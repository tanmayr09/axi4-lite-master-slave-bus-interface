==> flow/design.v <==
module axi_master #(
    parameter ADDR_WIDTH = 32,     
    parameter DATA_WIDTH = 32      
)(
    input  wire                      clk,
    input  wire                      rst_n,      
    output reg  [ADDR_WIDTH-1:0]     awaddr,     
    output reg                       awvalid,    
    input  wire                      awready,    
    output reg  [DATA_WIDTH-1:0]     wdata,      
    output reg  [3:0]                wstrb,      
    output reg                       wvalid,     
    input  wire                      wready,     
    input  wire [1:0]                bresp,      
    input  wire                      bvalid,     
    output reg                       bready,     
    output reg  [ADDR_WIDTH-1:0]     araddr,     
    output reg                       arvalid,    
    input  wire                      arready,    
    input  wire [DATA_WIDTH-1:0]     rdata,      
    input  wire [1:0]                rresp,      
    input  wire                      rvalid,     
    output reg                       rready,     
    input  wire                      start_write,   
    input  wire                      start_read,    
    input  wire [ADDR_WIDTH-1:0]     addr_in,       
    input  wire [DATA_WIDTH-1:0]     data_in,       
    output reg  [DATA_WIDTH-1:0]     data_out,      
    output reg                       done,          
    output reg                       error          
);
localparam [2:0] IDLE        = 3'b000,   
                 WRITE_ADDR  = 3'b001,   
                 WRITE_DATA  = 3'b010,   
                 WRITE_RESP  = 3'b011,   
                 READ_ADDR   = 3'b100,   
                 READ_DATA   = 3'b101;   
reg [2:0] current_state;
reg [2:0] next_state;
reg [ADDR_WIDTH-1:0] addr_reg;
reg [DATA_WIDTH-1:0] data_reg;
always @(posedge clk or negedge rst_n) begin
    if (!rst_n) begin
        current_state <= IDLE;           
        addr_reg <= 32'h0;
        data_reg <= 32'h0;
    end else begin
        current_state <= next_state;     
        if (current_state == IDLE && (start_write || start_read)) begin
            addr_reg <= addr_in;
            data_reg <= data_in;
        end
    end
end
always @(*) begin
    next_state = current_state;
    case (current_state)
        IDLE: begin
            if (start_write) begin
                next_state = WRITE_ADDR;         
            end else if (start_read) begin
                next_state = READ_ADDR;          
            end else begin
                next_state = IDLE;               
            end
        end
        WRITE_ADDR: begin
            if (awvalid && awready) begin        
                next_state = WRITE_DATA;         
            end else begin
                next_state = WRITE_ADDR;         
            end
        end
        WRITE_DATA: begin
            if (wvalid && wready) begin          
                next_state = WRITE_RESP;         
            end else begin
                next_state = WRITE_DATA;         
            end
        end
        WRITE_RESP: begin
            if (bvalid && bready) begin          
                next_state = IDLE;               
            end else begin
                next_state = WRITE_RESP;         
            end
        end
        READ_ADDR: begin
            if (arvalid && arready) begin        
                next_state = READ_DATA;          
            end else begin
                next_state = READ_ADDR;          
            end
        end
        READ_DATA: begin
            if (rvalid && rready) begin          
                next_state = IDLE;               
            end else begin
                next_state = READ_DATA;          
            end
        end
        default: begin
            next_state = IDLE;
        end
    endcase
end
always @(posedge clk or negedge rst_n) begin
    if (!rst_n) begin
        awaddr  <= 32'h0;
        awvalid <= 1'b0;
        wdata   <= 32'h0;
        wstrb   <= 4'b0000;
        wvalid  <= 1'b0;
        bready  <= 1'b0;
        araddr  <= 32'h0;
        arvalid <= 1'b0;
        rready  <= 1'b0;
        data_out<= 32'h0;
        done    <= 1'b0;
        error   <= 1'b0;
    end else begin
        done <= 1'b0;
        error <= 1'b0;
        case (current_state)
            IDLE: begin
                awvalid <= 1'b0;
                wvalid  <= 1'b0;
                bready  <= 1'b0;
                arvalid <= 1'b0;
                rready  <= 1'b0;
            end
            WRITE_ADDR: begin
                awaddr  <= addr_reg;             
                awvalid <= 1'b1;                 
                if (awready) begin
                    awvalid <= 1'b0;             
                end
            end
            WRITE_DATA: begin
                wdata  <= data_reg;              
                wstrb  <= 4'b1111;               
                wvalid <= 1'b1;                  
                if (wready) begin
                    wvalid <= 1'b0;
                end
            end
            WRITE_RESP: begin
                bready <= 1'b1;                  
                if (bvalid) begin
                    if (bresp == 2'b00) begin    
                        done <= 1'b1;            
                    end else begin               
                        error <= 1'b1;
                    end
                    bready <= 1'b0;
                end
            end
            READ_ADDR: begin
                araddr  <= addr_reg;             
                arvalid <= 1'b1;                 
                if (arready) begin
                    arvalid <= 1'b0;
                end
            end
            READ_DATA: begin
                rready <= 1'b1;                  
                if (rvalid) begin
                    data_out <= rdata;           
                    if (rresp == 2'b00) begin    
                        done <= 1'b1;
                    end else begin               
                        error <= 1'b1;
                    end
                    rready <= 1'b0;
                end
            end
            default: begin
                awvalid <= 1'b0;
                wvalid  <= 1'b0;
                bready  <= 1'b0;
                arvalid <= 1'b0;
                rready  <= 1'b0;
            end
        endcase
    end
end
endmodule   
Tool chain data of axi_master
The steps from the RTL of axi_master to its reports follow in flow order.
Line numbers count from 1 in the design file above.
Operators carry their Yosys type and port widths (W data, S select, Z words).
Library cell names are shortened.
The mark -- stands for no value.
- top: axi_master
- clock port: clk
- library: sky130hd
- timing corner: tt_025C_1v80

After elaboration
Yosys after proc, flatten, opt, wreduce and memory -nomap, before mapping. Memory bits, and registers merged into a memory's read port (data or address), are not among the register bits. Print and check cells are not counted. Equal cells are merged and count once.
- noted equality and inequality tests: 5
- noted mux-type cells: 28
- reduce/logical cells: 16
- operator list (kind ; number):
    $reduce_or A4 Y1 ; 5
    $pmux W3 S6 ; 1
    $mux W1 ; 15
    $pmux W1 S2 ; 7
    $mux W3 ; 3
    $logic_and A1 B1 Y1 ; 6
    $eq A3 B2 Y1 const B ; 2
    $eq A3 B3 Y1 const B ; 2
    $logic_not A2 Y1 ; 2
    $mux W2 ; 2
    $eq A3 B1 Y1 const B ; 1
    $logic_not A3 Y1 ; 1
    $reduce_and A2 Y1 ; 1
    $logic_or A1 B1 Y1 ; 1
- bits in registers at 203
- bits of input ports: 109
- noted output and inout port bits: 139
- noted cells after elaboration: 64

Longest topological paths
Depth = most cells in a row (Yosys ltp): at word level without a register or memory, in the mapped netlist without a sequential cell, where the memories' decode and read muxes count.
- depth after elaboration at 4
- ABC_AREA at 0
- noted depth in mapped cells: 4
- depth with buffers taken out: 2

After synthesis
Yosys stat after the flow's synthesis: flattened, memories mapped to cells. It holds for the ABC_AREA given above (unset counts as 0); a run with the other value may have another netlist.
The area totals of this step are shown rounded.
- cell types (cell ; number ; area in all (um2)):
    dfrtp_1 ; 205 ; 5129.92
    mux2_2 ; 192 ; 2.16E+03
    buf_2 ; 16 ; 80.077
    mux2_1 ; 5 ; 56.304
    buf_6 ; 4 ; 45.043
    a32o_1 ; 4 ; 40.038
    buf_4 ; 5 ; 37.536
    nor2b_1 ; 5 ; 31.28
    nor4_1 ; 5 ; 31.28
    dfstp_2 ; 1 ; 26.275
    nand2_1 ; 6 ; 22.522
    o21ai_4 ; 1 ; 16.266
    or2_2 ; 2 ; 12.512
    nand3_1 ; 2 ; 10.01
    a22o_1 ; 1 ; 8.758
    o311ai_0 ; 1 ; 8.758
    o32ai_1 ; 1 ; 8.758
    inv_1 ; 2 ; 7.507
Not listed: further types 4, cells in them 5.
- noted standard cells after synthesis: 463
- chip area (Yosys) at 7760 um2
- noted sequential part of the area: 5160 um2
- noted flip-flops: 206
- noted buffer cells: 26

Timing after synthesis
OpenSTA on the mapped netlist: ideal clock, no wires. The path of least setup slack (recovery checks aside). Input and output delay are each 20% of the period. Register names are those of the netlist, which keeps one name where synthesis merged equal registers.
- path type: reg2reg
- from: register current_state
- to: register data_out[10]
- clock period at 1.57 ns
- setup time: 0.125 ns
- time at the first pin at 0.000 ns
- data arrival time at 1.151 ns
- noted data required time: 1.445 ns
- noted slack: 0.294 ns
- noted path delay: 1.276 ns
- noted stages on the path: 5
- noted path buffers: 2
- synthesis period reached: 1.276 ns
"path delay" = arrival - input delay + setup time.
"stages on the path": output pins that drive a net of the path, with the launching flip-flop's if there is one; two outputs of one cell count as two.
"synthesis period reached" = period - worst setup slack (recovery checks aside). The figure is calculated, with input and output delays left at 20% of the set period.
Where an end lacks its bit number, it is one bit of the signal, or one of the new flip-flops if synthesis recoded a state register.
Between the ends stands the longest chain of elaborated cells between them, by number of cells; it is not shown to be the way that was timed. Of several equally long chains one is given.
A line is the first line of the expression or statement that the cell stems from. Yosys adds cells for indexed reads and writes and turns some case tables into memories.
- path through: dfrtp_1 > buf_2 > nand2_2 > buf_2 > mux2_2
- cells in the longest elaborated chain: 2
- elaborated cells between the ends (all ways) at 2
- those cells by class: eq/ne: 1; reduce/logical: 1
- ends and longest elaborated chain, post-synthesis (what ; RTL line ; text):
    start: declaration ; 38 ; reg [2:0] current_state;
    start: assignment ; 44 ; current_state <= IDLE;
    start: assignment ; 48 ; current_state <= next_state;
    $eq A3 B3 Y1 ; 124 ; case (current_state)
    $reduce_and A2 Y1 ; -- ;
    end: assignment ; 118 ; data_out<= 32'h0;
    end: assignment ; 168 ; data_out <= rdata;
    end: declaration ; 28 ; output reg  [DATA_WIDTH-1:0]     data_out,

Timing after layout
From the final timing report of flow run 2: the path of least setup slack in the routed layout; clock arrival at registers is part of the times.
- path type: reg2reg
- from: register current_state
- to: register addr_reg[11]
- clock period at 1.74 ns
- setup time: 0.11 ns
- time at the first pin at 0.50 ns
- data arrival time at 1.89 ns
- noted data required time: 2.13 ns
- noted slack: 0.24 ns
- noted stages on the path: 5
- noted path buffers: 2
Where an end lacks its bit number, it is one bit of the signal, or one of the new flip-flops if synthesis recoded a state register.
- path through: dfstp_2 > o21ai_4 > buf_12 > bufbuf_16 > mux2_2
- ends and longest elaborated chain, post-layout (what ; RTL line ; text):
    start: declaration ; 38 ; reg [2:0] current_state;
    start: assignment ; 44 ; current_state <= IDLE;
    start: assignment ; 48 ; current_state <= next_state;
    end: assignment ; 45 ; addr_reg <= 32'h0;
    end: assignment ; 50 ; addr_reg <= addr_in;
    end: declaration ; 40 ; reg [ADDR_WIDTH-1:0] addr_reg;
No chain of elaborated cells between the ends is given.

Module axi_master, platform sky130hd: 2 stored runs of the flow (Yosys, OpenROAD) with differing settings, in no particular order. Input and output delays are each 20% of the period that was set; the output load is 0.01 pF.
"clock period achieved": clock period set for the run, less the worst setup slack. It is reckoned from that one timing run; input and output delays stay at 20% of the period that was set.
"allowed time less slack (worst setup path)": the worst setup path's part of the clock period (all of it between registers, 20% less for each end at a port) less its slack. A launch clock that arrives late makes it longer, a capture clock that arrives late makes it shorter.
"total design power" rests on the timing tool's default activity at the inputs, not on a simulated workload.
Measured values are rounded.

Flow run 1
Settings were period_ns = 2.25; CORE_UTILIZATION = 58; PLACE_DENSITY_LB_ADDON = 0.28; CELL_PAD_IN_SITES_DETAIL_PLACEMENT = 1; TNS_END_PERCENT = 45; ABC_AREA = 1; GPL_TIMING_DRIVEN = 0; MIN_ROUTING_LAYER = met2; MAX_ROUTING_LAYER = met4; CAP_MARGIN = 20; CORE_MARGIN = 2; SLEW_MARGIN = 20
- unfinished; error DPL-0033 in placement

Flow run 2
Settings were period_ns = 1.74; CORE_UTILIZATION = 35; SETUP_SLACK_MARGIN = 0.47; CORE_ASPECT_RATIO = 1.6; CELL_PAD_IN_SITES_GLOBAL_PLACEMENT = 0; CELL_PAD_IN_SITES_DETAIL_PLACEMENT = 2; CAP_MARGIN = 5; SLEW_MARGIN = 5; CORE_MARGIN = 2
- total design power: 0.0182 W
- clock period achieved: 1.499 ns
- noted the final setup TNS: 0.000 ns
- noted the chip area after synthesis (Yosys): 7760 um2
- noted the worst slack on setup checks: 0.241 ns
- allowed time less slack (worst setup path): 1.50 ns
- worst setup path type: reg2reg
- utilization of the finished layout at 57.6%
- standard-cell area of the final layout at 12500 um2
- die size at 23400 um2
